==> flow/design.v <==
`timescale 1ns / 1ps
module main(
    input clk,
    input reset,
    input on_sw,
    input lb_sw,
    input lp_sw,
    output [3:0] led,
    output [3:0] SSG_EN
    );
    wire [4:0] sel;
    wire [4:0] T;
    wire ld;
    pmic pmic_inst(
        .clk    (clk),
        .reset  (reset),
        .on_sw  (on_sw),
        .lb_sw  (lb_sw),
        .lp_sw  (lp_sw),
        .T      (T),
        .sel    (sel),
        .ld     (ld),
        .mode   (led[2:0]),
        .ready  (led[3])
    );
    timer timer_inst(
        .clk    (clk),
        .reset  (reset),
        .ld     (ld),
        .sel    (sel),
        .T      (T)
    );
    assign SSG_EN  =   4'b1111;    
endmodule
`timescale 1ns / 1ps
module pmic(
    input clk,
    input reset,
    input on_sw,
    input lb_sw,
    input lp_sw,
    input [4:0] T,
    output reg [4:0] sel,
    output reg ld,
    output reg [2:0] mode,
    output reg ready
    );
    reg [3:0] c_state;
    reg [3:0] n_state;
    reg [4:0] start;
    parameter IDLE = 4'b0000;
    parameter ON_3_3 = 4'b0001;
    parameter ON_2_5 = 4'b0010;
    parameter ON_1_2 = 4'b0011;
    parameter ACTIVE = 4'b0100;
    parameter OFF_3_3 = 4'b0101;
    parameter OFF_2_5 = 4'b0110;
    parameter OFF_1_2 = 4'b0111;
    parameter LB_STATE = 4'b1000;
    parameter LP_STATE = 4'b1001;
    parameter start_T1   = 5'b00001;
    parameter start_T2   = 5'b00010;
    parameter start_T3   = 5'b00100;
    parameter start_T4   = 5'b01000;
    parameter start_T5   = 5'b10000;
    parameter start_NULL = 5'b00000;
    always@(*)begin
    case(c_state)
        IDLE: begin
            if(on_sw)
                n_state = ON_3_3;
            else
                n_state = IDLE;
            start = start_NULL;
        end
        ON_3_3: begin
            n_state = ON_2_5;
            start = start_T1;
        end
        ON_2_5: begin
            if(T[0])begin
                if(mode[0])begin
                    n_state = ACTIVE;
                    start = start_NULL;
                end
                else begin
                    n_state = ON_1_2;
                    start = start_T2;
                end
            end
            else begin
                n_state = ON_2_5;
                start = start_NULL;
            end
        end
        ON_1_2: begin
            if(T[1])begin
                if(mode[2:1] == 2'b00)
                    n_state = LP_STATE;
                else
                    n_state = ACTIVE;
            end
            else
                n_state = ON_1_2;
            start = start_NULL;
        end
        ACTIVE: begin
            if(!on_sw || lb_sw) begin
                n_state = OFF_1_2;
                start = start_T3;
            end
            else if(lp_sw) begin
                n_state = OFF_2_5;
                start = start_T4;  
            end
            else begin
                n_state = ACTIVE;
                start = start_NULL;
            end
        end
        OFF_3_3: begin
            if(T[4])begin
                if(!on_sw)
                    n_state = IDLE;
                else if(lb_sw)
                    n_state = LB_STATE;
                else if(lp_sw)
                    n_state = LP_STATE;
                else
                    n_state = ON_3_3;
            end
            else
                n_state = OFF_3_3;
            start = start_NULL;
        end
        OFF_2_5: begin
            if(T[3])begin
                n_state = OFF_3_3;
                start = start_T5;
            end
            else begin
                n_state = OFF_2_5;
                start  = start_NULL;
            end
        end
        OFF_1_2: begin
            if(T[2])begin
                if(mode[2:1] != 2'b00)begin
                    n_state = OFF_2_5;
                    start = start_T4;
                end
                else begin
                    if(on_sw)
                        n_state = LB_STATE;
                    else
                        n_state = IDLE;
                    start = start_NULL;
                end
            end
            else begin
                n_state = OFF_1_2;
                start  = start_NULL;
            end
        end
        LB_STATE: begin
            if(!on_sw) begin
                n_state = IDLE;
                start = start_NULL;
            end
            else if(lb_sw) begin
                n_state = LB_STATE;
                start = start_NULL;
            end
            else if(lp_sw) begin
                n_state = ON_1_2;
                start = start_T2;
            end
            else begin
                n_state = ON_3_3;
                start = start_NULL;
            end
        end
        LP_STATE: begin
            if(!on_sw || lb_sw) begin
                n_state = OFF_1_2;
                start = start_T3;
            end
            else if(!lp_sw) begin
                n_state = ON_3_3;
                start = start_NULL;
            end
            else begin
                n_state = LP_STATE;
                start = start_NULL;
            end
        end
        default: begin
            n_state = IDLE;
            start = start_NULL;
        end
    endcase
    end
    always@(posedge clk or posedge reset)begin
    if(reset)
        c_state <= IDLE;
    else 
        c_state <= n_state;
    end
    always@(posedge clk or posedge reset)begin
    if(reset)begin
        sel <= start_NULL;
        ld <= 0;
    end
    else begin
        sel <= start;
        if(start == start_T1 || start == start_T2 || start == start_T3 || start == start_T4 || start == start_T5)
            ld <= 1;
        else
            ld <= 0;
    end
    end
    always@(posedge clk or posedge reset)begin
    if(reset) begin
        mode <= 3'b000;
        ready <= 1'b0;
    end
    else begin
        if(c_state == ON_3_3)
            mode <= mode | 3'b100;
        else if(c_state == ON_2_5 && T[0])
            mode <= mode | 3'b010;
        else if(c_state == ON_1_2 && T[1])
            mode <= mode | 3'b001;
        else if(c_state == OFF_3_3 && T[4])
            mode <= mode & 3'b011;
        else if(c_state == OFF_2_5 && T[3])
            mode <= mode & 3'b101;
        else if(c_state == OFF_1_2 && T[2])
            mode <= mode & 3'b110;
        if(c_state == ACTIVE)
            ready <= 1'b1;
        else
            ready <= 1'b0;
    end
    end
endmodule
`timescale 1ns / 1ps
module timer(
    input clk,
    input reset,
    input ld, 
    input [4:0] sel,
    output reg [4:0] T
    );
    reg [31:0] limit;
    reg [31:0] counter;
    reg [4:0] en;
    parameter T1 = 5;  
    parameter T2 = 6;  
    parameter T3 = 5;  
    parameter T4 = 3;  
    parameter T5 = 3;  
    always@(*)begin
    case(sel)
        5'b00000: limit = T1;
        5'b00001: limit = T1;
        5'b00010: limit = T2;
        5'b00100: limit = T3;
        5'b01000: limit = T4;
        5'b10000: limit = T5;
        default:  limit = T1;
    endcase
    end
    always@(posedge clk, posedge reset)begin
    if(reset)begin
        counter <= 0;
        en <= 5'b00000;
        T <= 5'b00000;
    end
    else begin
        if(ld && !(|en))begin
            counter <= limit;
            en <= sel;
            T <= 5'b00000;
        end
        else if(counter == 0)begin
            counter <=0;
            en <= 5'b00000;
            T <= en;
        end
        else if(|en)
            counter <= counter - 1;
        else
            T <= 5'b00000;
    end
    end
endmodule
## From RTL to reports: main

The steps from the RTL of main to its reports follow in flow order.
Lines are those of the file above, counted from 1.
The mark n/a stands for no value.

| set-up | value |
|---|---|
| top module | main |
| clock | clk |
| cell library | sky130hd |
| corner | tt_025C_1v80 |

## Word-level counts

Counts by Yosys on the flattened word-level netlist (proc, flatten, opt, wreduce; memories kept). Register bits leave out memories and registers merged into their read ports (data or address). Print and check cells are left out.

| storage and ports | value |
|---|---|
| bits in registers | 56 |
| bits of input ports | 5 |
| output and inout port bits | 8 |
| elaborated cells | 113 |

| cells by class | value |
|---|---|
| add/sub/neg operators | 1 |
| equality and inequality tests | 24 |
| multiplexer cells | 49 |
| bitwise operators | 2 |
| reductions and logical operators | 27 |

Operators with widths:

| operator | number |
|---|---|
| 32-bit two-way mux | 3 |
| 4-bit two-way mux | 16 |
| 5-bit two-way mux | 11 |
| 4-bit case mux with 10-bit select | 1 |
| 5-bit case mux with 7-bit select | 1 |
| 32-bit by 1-bit subtractor with 32-bit output with constant B | 1 |
| 32-bit zero test | 1 |
| 3-bit two-way mux | 7 |
| 4-bit by 3-bit == test with 1-bit output with constant B | 4 |
| 2-bit by 1-bit inequality test with 1-bit output with constant B | 6 |
| 2-bit nonzero test | 5 |
| 5-bit by 2-bit == test with 1-bit output with constant B | 2 |
| 5-bit by 4-bit == test with 1-bit output with constant B | 2 |
| 5-bit == test with constant B | 2 |
| 2-bit two-way mux | 5 |
| 4-bit by 2-bit == test with 1-bit output with constant B | 2 |
| 4-bit == test with constant B | 2 |
| 1-bit logical AND | 6 |
| 3-bit case mux with 2-bit select | 1 |
| 1-bit logical OR | 5 |
| 5-bit by 1-bit == test with 1-bit output with constant B | 1 |
| 5-bit by 3-bit == test with 1-bit output with constant B | 1 |
| 5-bit AND reduction | 1 |
| 5-bit OR reduction | 1 |
| 4-bit by 1-bit == test with 1-bit output with constant B | 1 |
| 4-bit zero test | 1 |
| 4-bit AND reduction | 1 |
| 1-bit two-way mux | 4 |

Not listed: further kinds 7, cells in them 9.

## Longest topological paths

Yosys ltp: most cells in a row. Word level: on the elaborated netlist, between registers, memories and ports. Mapped: between sequential cells and ports; inverters and the memories' decode and read muxes count.

| depth | value |
|---|---|
| depth after elaboration | 10 |
| ABC_AREA | 0 |
| mapped depth | 8 |
| mapped depth without buffers | 7 |

## Synthesis result

The flow's flattened synthesis, as Yosys stat reports it; memories are mapped. The netlist is that of the ABC_AREA named above (0 if unset); the other value can give another one.
The area totals of this step are shown rounded.

Cell types:

| cell | number | area in all (um^2) |
|---|---|---|
| sky130_fd_sc_hd__dfrtp_1 | 61 | 1.53E+03 |
| sky130_fd_sc_hd__nand2_1 | 28 | 105.101 |
| sky130_fd_sc_hd__nor2_1 | 24 | 90.086 |
| sky130_fd_sc_hd__a21oi_1 | 17 | 85.082 |
| sky130_fd_sc_hd__nor3_1 | 16 | 80.077 |
| sky130_fd_sc_hd__o21ai_0 | 15 | 75.072 |
| sky130_fd_sc_hd__a311oi_1 | 8 | 70.067 |
| sky130_fd_sc_hd__nor4_1 | 11 | 68.816 |
| sky130_fd_sc_hd__inv_1 | 18 | 67.565 |
| sky130_fd_sc_hd__a21o_1 | 7 | 52.55 |
| sky130_fd_sc_hd__o31ai_1 | 7 | 52.55 |
| sky130_fd_sc_hd__nand4_1 | 8 | 50.048 |
| sky130_fd_sc_hd__nor3_2 | 5 | 50.048 |
| sky130_fd_sc_hd__nand3_1 | 9 | 45.043 |
| sky130_fd_sc_hd__a22o_1 | 5 | 43.792 |
| sky130_fd_sc_hd__xor2_1 | 5 | 43.792 |
| sky130_fd_sc_hd__buf_4 | 5 | 37.536 |
| sky130_fd_sc_hd__xnor2_1 | 4 | 35.034 |

Not listed: further types 45, cells in them 79.

| mapped netlist | value |
|---|---|
| cells in the netlist | 332 |
| cell area after synthesis | 3210 um^2 |
| area of sequential cells | 1550 um^2 |
| flip-flops | 62 |
| buffers | 19 |

The figures by module come from a second, unflattened synthesis with its own total; it is not the netlist above.

| second synthesis, totals | value |
|---|---|
| cells (unflattened synthesis) | 311 |
| area (unflattened synthesis) | 3090 um^2 |

Each row is one instance without its submodules.

By module:

| module | instances | cells | area (um^2) | seq. area (um^2) |
|---|---|---|---|---|
| timer | 1 | 219 | 2150 | 1050 |
| pmic | 1 | 87 | 911 | 502 |
| main | 1 | 5 | 33.8 | 0.0 |

## Path before layout

OpenSTA on the mapped netlist: ideal clock, no wires. The path of least setup slack (recovery checks aside). Input and output delay are each 20% of the period. Register names are those of the netlist, which keeps one name where synthesis merged equal registers.

| timing path post-synthesis | value |
|---|---|
| path kind | register to register |
| start | reg timer_inst.counter[8] |
| end | reg timer_inst.counter[29] |
| clock period | 2.74 ns |
| setup time | 0.133 ns |
| time at the first pin | 0.000 ns |
| arrival | 1.844 ns |
| data required time | 2.607 ns |
| path slack | 0.763 ns |
| path delay | 1.977 ns |
| stages | 7 |
| buffers on the path | 1 |
| period reached after synthesis | 1.977 ns |

"path delay" = arrival - input delay + setup time.
"stages" counts driving pins, that of a launching flip-flop among them; a cell with two outputs on the path counts twice.
"period reached after synthesis" is the clock period less the worst setup slack; recovery checks do not enter. This is arithmetic on one report: input and output delays are still those of the set period (20% each).
The rows between start and end are the longest chain of elaborated cells between them; the timing report does not say that the signal goes this way. Where chains are equally long, one stands for them.
Each line given opens the expression or statement behind the cell; cells for indexed reads and writes are added by Yosys, which also makes memories of some case tables.
A register here has more assigning lines than the two given.

| between the ends, post-synthesis | value |
|---|---|
| cell sequence | sky130_fd_sc_hd__dfrtp_1 -> sky130_fd_sc_hd__buf_6 -> sky130_fd_sc_hd__or4_4 -> sky130_fd_sc_hd__nor3_4 -> sky130_fd_sc_hd__nand3_4 -> sky130_fd_sc_hd__o311ai_2 -> sky130_fd_sc_hd__o31ai_1 |
| length of the longest elaborated chain | 4 |
| elaborated cells on any way between the ends | 6 |
| source lines of those cells | 4 |
| classes of those cells | add/sub: 1; mux: 3; reduce/logical: 2 |

RTL lines, path post-synthesis:

| what | RTL line | source |
|---|---|---|
| from (decl) | 256 | `reg [31:0] counter;` |
| from (assign) | 282 | `counter <= limit;` |
| from (assign) | 292 | `counter <= counter - 1;` |
| 32-bit by 1-bit subtractor with 32-bit output | 292 |  |
| 32-bit two-way mux | 291 | `else if(\|en)` |
| 32-bit two-way mux | 286 | `else if(counter == 0)begin` |
| 32-bit two-way mux | 281 | `if(ld && !(\|en))begin` |
| to (assign) | 282 |  |
| to (assign) | 292 |  |
| to (decl) | 256 |  |

## Path in the finished layout

Path of least setup slack in the final report of flow run A (OpenROAD, finished layout, wires in). Where an end is a register, its clock arrival counts in the times.

| timing path after layout | value |
|---|---|
| path kind | register to register |
| start | reg timer_inst.counter[11] |
| end | reg timer_inst.counter[2] |
| clock period | 1.5 ns |
| setup time | 0.13 ns |
| time at the first pin | 0.34 ns |
| arrival | 2.22 ns |
| data required time | 1.71 ns |
| path slack | -0.51 ns |
| stages | 9 |
| buffers on the path | 4 |

The rows between start and end are the longest chain of elaborated cells between them; the timing report does not say that the signal goes this way. Where chains are equally long, one stands for them.
A register here has more assigning lines than the two given.

| between the ends, after layout | value |
|---|---|
| cell sequence | sky130_fd_sc_hd__dfrtp_1 -> sky130_fd_sc_hd__buf_6 -> sky130_fd_sc_hd__nor4_4 -> sky130_fd_sc_hd__nand3_4 -> sky130_fd_sc_hd__buf_6 -> sky130_fd_sc_hd__nor3_4 -> sky130_fd_sc_hd__buf_12 -> sky130_fd_sc_hd__clkbuf_16 -> sky130_fd_sc_hd__o22ai_2 |
| length of the longest elaborated chain | 3 |
| elaborated cells on any way between the ends | 4 |
| source lines of those cells | 2 |
| classes of those cells | mux: 2; reduce/logical: 2 |

RTL lines, path after layout:

| what | RTL line | source |
|---|---|---|
| from (decl) | 256 | `reg [31:0] counter;` |
| from (assign) | 282 | `counter <= limit;` |
| from (assign) | 292 | `counter <= counter - 1;` |
| 32-bit zero test | 286 | `else if(counter == 0)begin` |
| 32-bit two-way mux | 286 |  |
| 32-bit two-way mux | 281 | `if(ld && !(\|en))begin` |
| to (assign) | 282 |  |
| to (assign) | 292 |  |
| to (decl) | 256 |  |

Ticket comment

Below are 2 stored runs of the flow (Yosys, OpenROAD; platform sky130hd) on main, each with its settings and what was measured, unordered. Constraints: input delay and output delay 20% of the set period each, output load 0.01 pF.
"period reached": clock period set for the run, less the worst setup slack. It is reckoned from that one timing run; input and output delays stay at 20% of the period that was set.
By "total power of the final layout" is meant OpenSTA's value without simulated activity: inputs other than the clock are taken to toggle once in ten clock periods, and the tool carries that through the logic.
Values from the reports are rounded here.

#### Flow run A

| setting | value |
|---|---|
| period_ns | `1.5` |
| CORE_UTILIZATION | `35` |
| PLACE_DENSITY_LB_ADDON | `0.06` |
| TNS_END_PERCENT | `95` |
| GPL_ROUTABILITY_DRIVEN | `0` |
| CTS_CLUSTER_DIAMETER | `136` |
| CAP_MARGIN | `25` |
| SLEW_MARGIN | `35` |
| MIN_ROUTING_LAYER | `met2` |
| CORE_MARGIN | `2` |

| result | value |
|---|---|
| die footprint | 9950 um^2 |
| worst setup slack after layout | -0.506 ns |
| synthesized cell area | 3210 um^2 |
| utilization after routing | 0.55 |
| total power of the final layout | 9.45 mW |
| period reached | 2.006 ns |

#### Flow run B

| setting | value |
|---|---|
| period_ns | `1.95` |
| CORE_UTILIZATION | `49` |
| PLACE_DENSITY_LB_ADDON | `0.28` |
| CELL_PAD_IN_SITES_DETAIL_PLACEMENT | `1` |
| TNS_END_PERCENT | `5` |
| GPL_ROUTABILITY_DRIVEN | `1` |
| MAX_ROUTING_LAYER | `met5` |
| CAP_MARGIN | `20` |
| CORE_MARGIN | `2` |
| SLEW_MARGIN | `20` |

| result | value |
|---|---|
| die footprint | 7210 um^2 |
| utilization after routing | 0.665 |
| period reached | 2.152 ns |
| total power of the final layout | 6.96 mW |
| synthesized cell area | 3210 um^2 |
| worst setup slack after layout | -0.202 ns |
